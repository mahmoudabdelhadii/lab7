==> flow/design.v <==
module PC( clk, reset_pc,load_pc,load_addr,addr_sel,datapath_out, mem_addr);
input reset_pc, load_pc, load_addr, addr_sel,clk;
input[15:0] datapath_out;
output[8:0] mem_addr; 
wire[8:0] next_pc, p_out, p2_out, data_out;
assign p2_out = p_out + 9'd1; 
assign next_pc= reset_pc? 9'b0: p2_out; 
vDFFE #(9) ProgramCounter(clk,load_pc, next_pc, p_out);
vDFFE #(9) DataAddress(clk, load_addr, datapath_out[8:0], data_out); 
assign mem_addr = addr_sel? p_out: data_out;
endmodule 
module vDFFE(clk,load,in,out);   
parameter n=1;
input clk,load;               
input[n-1:0] in;
output [n-1:0] out;
reg[n-1:0]out;
wire[n-1:0]next_out;
assign next_out=load?in:out;
always@(posedge clk)
out=next_out;
endmodule 
[Step by step through the tools: PC]
Tool output for the design above, in the order of the flow.
Lines are those of the file above, counted from 1.
Operators: Yosys type, input widths -> output width; for muxes data width and select width s.
Library cell names are shortened.
A cell with - has no value.
Set-up
  design top: PC
  clock: clk
  library: sky130hd
  library corner: tt_025C_1v80

[Word-level counts]
Source: Yosys, flattened and elaborated, memories not mapped. Widths are those after wreduce; folded enables and synchronous resets count as part of the registers. Registers that Yosys merges into a memory's read port (data or address) are not register bits. Print and check cells do not count. Equal cells are merged and count once.
Word-level totals
  input port bits: 21
  bits in registers: 18
  output and inout bits: 9
  cells after elaboration: 4
Cells by class
  add/subtract/negate cells: 1
  mux-type cells: 1
Operators with widths (number)
  $add 9x1->9 const B: 1
  $mux 9: 1

[Depth]
Longest topological path by Yosys (ltp), each cell counted once; first at word level (registers and memories cut), then after technology mapping (sequential cells cut; the memories' decode and read muxes count).
Logic depth
  word-level depth: 1
  ABC_AREA: 0
  mapped depth: 4
  depth with buffers taken out: 4

[Mapped cells and area]
The flow's flattened synthesis, as Yosys stat reports it; memories are mapped. The netlist is that of the ABC_AREA named above (0 if unset); the other value can give another one.
Totals and module areas in this step are rounded.
Synthesis totals
  mapped area: 815.8 µm²
  flip-flops: 18
  mapped cells: 57
  buffer cells: 2
  area of sequential cells: 540.5 µm²
Cell types
  edfxtp_1: number 18, area in all 540.518 µm²
  mux2_2: number 9, area in all 101.347 µm²
  or3_1: number 4, area in all 25.024 µm²
  a21oi_1: number 4, area in all 20.019 µm²
  o21ai_0: number 4, area in all 20.019 µm²
  xor2_1: number 2, area in all 17.517 µm²
  nor2_1: number 4, area in all 15.014 µm²
  ha_1: number 1, area in all 12.512 µm²
  nand4_1: number 2, area in all 12.512 µm²
  nand3_1: number 2, area in all 10.01 µm²
  nand3_2: number 1, area in all 10.01 µm²
  xnor2_1: number 1, area in all 8.758 µm²
  nand2_1: number 2, area in all 7.507 µm²
  nor2b_1: number 1, area in all 6.256 µm²
  buf_2: number 1, area in all 5.005 µm²
  clkbuf_1: number 1, area in all 3.754 µm²
The figures by module come from a second, unflattened synthesis with its own total; it is not the netlist above.
Unflattened totals
  cell total of the unflattened synthesis: 58
  area (unflattened synthesis): 824.5 µm²
Rows give one instance, submodules left out.
By module
  vDFFE #(n=9): instances 2, cells 9, sequential area 270.3 µm², area 270.3 µm²
  PC: instances 1, cells 40, sequential area 0.0 µm², area 284.0 µm²

[Timing after synthesis]
Path of least setup slack by OpenSTA after synthesis, without wires, with an ideal clock, recovery checks aside; 20% of the period is set as input and as output delay. Where synthesis merged equal registers, the netlist keeps one of their names.
Path after synthesis
  kind: input to output
  start point: input port addr_sel
  end point: output port mem_addr[0]
  external input delay: 0.402 ns
  arrival: 0.950 ns
  data required time: 1.608 ns
  stages on the path: 2
  period: 2.01 ns
  time at the first pin: 0.402 ns
  path buffers: 1
  output delay: 0.402 ns
  path delay: 0.548 ns
  path slack: 0.658 ns
  synthesis period reached: 1.352 ns
"path delay" = arrival - input delay + setup time.
At an output port there is no setup time.
"stages on the path" counts driving pins, that of a launching flip-flop among them; a cell with two outputs on the path counts twice.
"synthesis period reached" = period - worst setup slack (recovery checks aside). The figure is calculated, with input and output delays left at 20% of the set period.
The rows between start and end are the longest chain of elaborated cells between them; the timing report does not say that the signal goes this way. Where chains are equally long, one stands for them.
Each line given opens the expression or statement behind the cell; cells for indexed reads and writes are added by Yosys, which also makes memories of some case tables.
Between the ends, after synthesis
  cell sequence: buf_2 -> mux2_2
  length of the longest elaborated chain: 1
  elaborated cells between the ends (all ways): 1
  source lines of those cells: 1
  classes of those cells: mux (1)
Ends and longest elaborated chain, after synthesis
  from (decl): line 2  | input reset_pc, load_pc, load_addr, addr_sel,clk;
  $mux 9: line 10  | assign mem_addr = addr_sel? p_out: data_out;
  to (decl): line 4  | output[8:0] mem_addr;

[Worst path after layout]
From the final timing report of run 1: the path of least setup slack in the routed layout; clock arrival at registers is part of the times.
Path after layout
  kind: register to register
  start point: register ProgramCounter.out[1]
  end point: register ProgramCounter.out[8]
  time at the first pin: 0.28 ns
  arrival: 1.53 ns
  period: 1.03 ns
  path slack: -0.36 ns
  stages on the path: 6
  library setup time: 0.13 ns
  data required time: 1.18 ns
  path buffers: 1
The rows between start and end are the longest chain of elaborated cells between them; the timing report does not say that the signal goes this way. Where chains are equally long, one stands for them.
Between the ends, after layout
  cell sequence: edfxtp_1 -> buf_6 -> ha_4 -> nand4_1 -> or3_1 -> a21oi_2
  length of the longest elaborated chain: 1
  elaborated cells between the ends (all ways): 1
  source lines of those cells: 1
  classes of those cells: add/sub (1)
Ends and longest elaborated chain, after layout
  from (decl): line 16  | output [n-1:0] out;
  from (assign): line 21  | out=next_out;
  $add 9x1->9: line 6  | assign p2_out = p_out + 9'd1;
  to (assign): line 21
  to (decl): line 16

Hand-over note for PC

Settings and measured results of 2 stored flow runs for module PC (sky130hd), not sorted in any way. The constraints put input and output delay at 20% of the set period each and load the outputs with 0.01 pF.
"achieved clock period" means the clock period less the worst setup slack. The figure is calculated, with input and output delays left at 20% of the set period.
"worst setup path time" = time allowed to the worst setup path (clock period - input delay - output delay, where it has them) - its slack; a late launch clock adds to it, a late capture clock takes from it.
Values from the reports are rounded here.

Run 1
==> flow/run.sh <==
#!/bin/bash
# the make line also repeats the synthesis and layout settings of config.mk as NAME=value (left out here)
make -C /OpenROAD-flow-scripts/flow DESIGN_CONFIG=/design/flow/config.mk WORK_HOME=/design/flow/orfs CLKGATE_MAP_FILE= finish
==> flow/config.mk <==
export PLATFORM = sky130hd
export DESIGN_NAME = PC
export DESIGN_NICKNAME = PC
export VERILOG_FILES = /design/flow/design.v
export SDC_FILE = /design/flow/constraint.sdc
export NUM_CORES = 4
export LEC_CHECK = 0
export CAP_MARGIN = 20
export CORE_MARGIN = 2
export CORE_UTILIZATION = 40
export SLEW_MARGIN = 20
==> flow/constraint.sdc <==
create_clock -name core_clock -period 1.03 [get_ports {clk}]
set_input_delay 0.2060 -clock core_clock [delete_from_list [all_inputs] [get_ports {clk}]]
set_output_delay 0.2060 -clock core_clock [all_outputs]
set_load 0.01 [all_outputs]

==> results of run 1 <==
chip area after synthesis (Yosys): 815.8 µm²
die area: 2417 µm²
standard-cell area of the final layout: 1366 µm²
worst setup slack after layout: -0.356 ns
total negative slack: -4.533 ns
worst hold slack: 0.469 ns
achieved clock period: 1.386 ns
worst setup path time: 1.39 ns
worst setup path kind: register to register

Run 2
==> flow/run.sh <==
#!/bin/bash
# the make line also repeats the synthesis and layout settings of config.mk as NAME=value (left out here)
make -C /OpenROAD-flow-scripts/flow DESIGN_CONFIG=/design/flow/config.mk WORK_HOME=/design/flow/orfs CLKGATE_MAP_FILE= finish
==> flow/config.mk <==
export PLATFORM = sky130hd
export DESIGN_NAME = PC
export DESIGN_NICKNAME = PC
export VERILOG_FILES = /design/flow/design.v
export SDC_FILE = /design/flow/constraint.sdc
export NUM_CORES = 4
export LEC_CHECK = 0
export CAP_MARGIN = 20
export CELL_PAD_IN_SITES_DETAIL_PLACEMENT = 1
export CORE_MARGIN = 10
export CORE_UTILIZATION = 31
export CTS_CLUSTER_SIZE = 18
export GPL_ROUTABILITY_DRIVEN = 1
export MIN_ROUTING_LAYER = met1
export PLACE_DENSITY_LB_ADDON = 0.18
export SLEW_MARGIN = 20
==> flow/constraint.sdc <==
create_clock -name core_clock -period 1.32 [get_ports {clk}]
set_input_delay 0.2640 -clock core_clock [delete_from_list [all_inputs] [get_ports {clk}]]
set_output_delay 0.2640 -clock core_clock [all_outputs]
set_load 0.01 [all_outputs]

==> results of run 2 <==
chip area after synthesis (Yosys): 815.8 µm²
die area: 5084 µm²
standard-cell area of the final layout: 1349 µm²
worst setup slack after layout: -0.088 ns
total negative slack: -0.665 ns
worst hold slack: 0.516 ns
achieved clock period: 1.408 ns
worst setup path time: 1.14 ns
worst setup path kind: register to output

End of note.
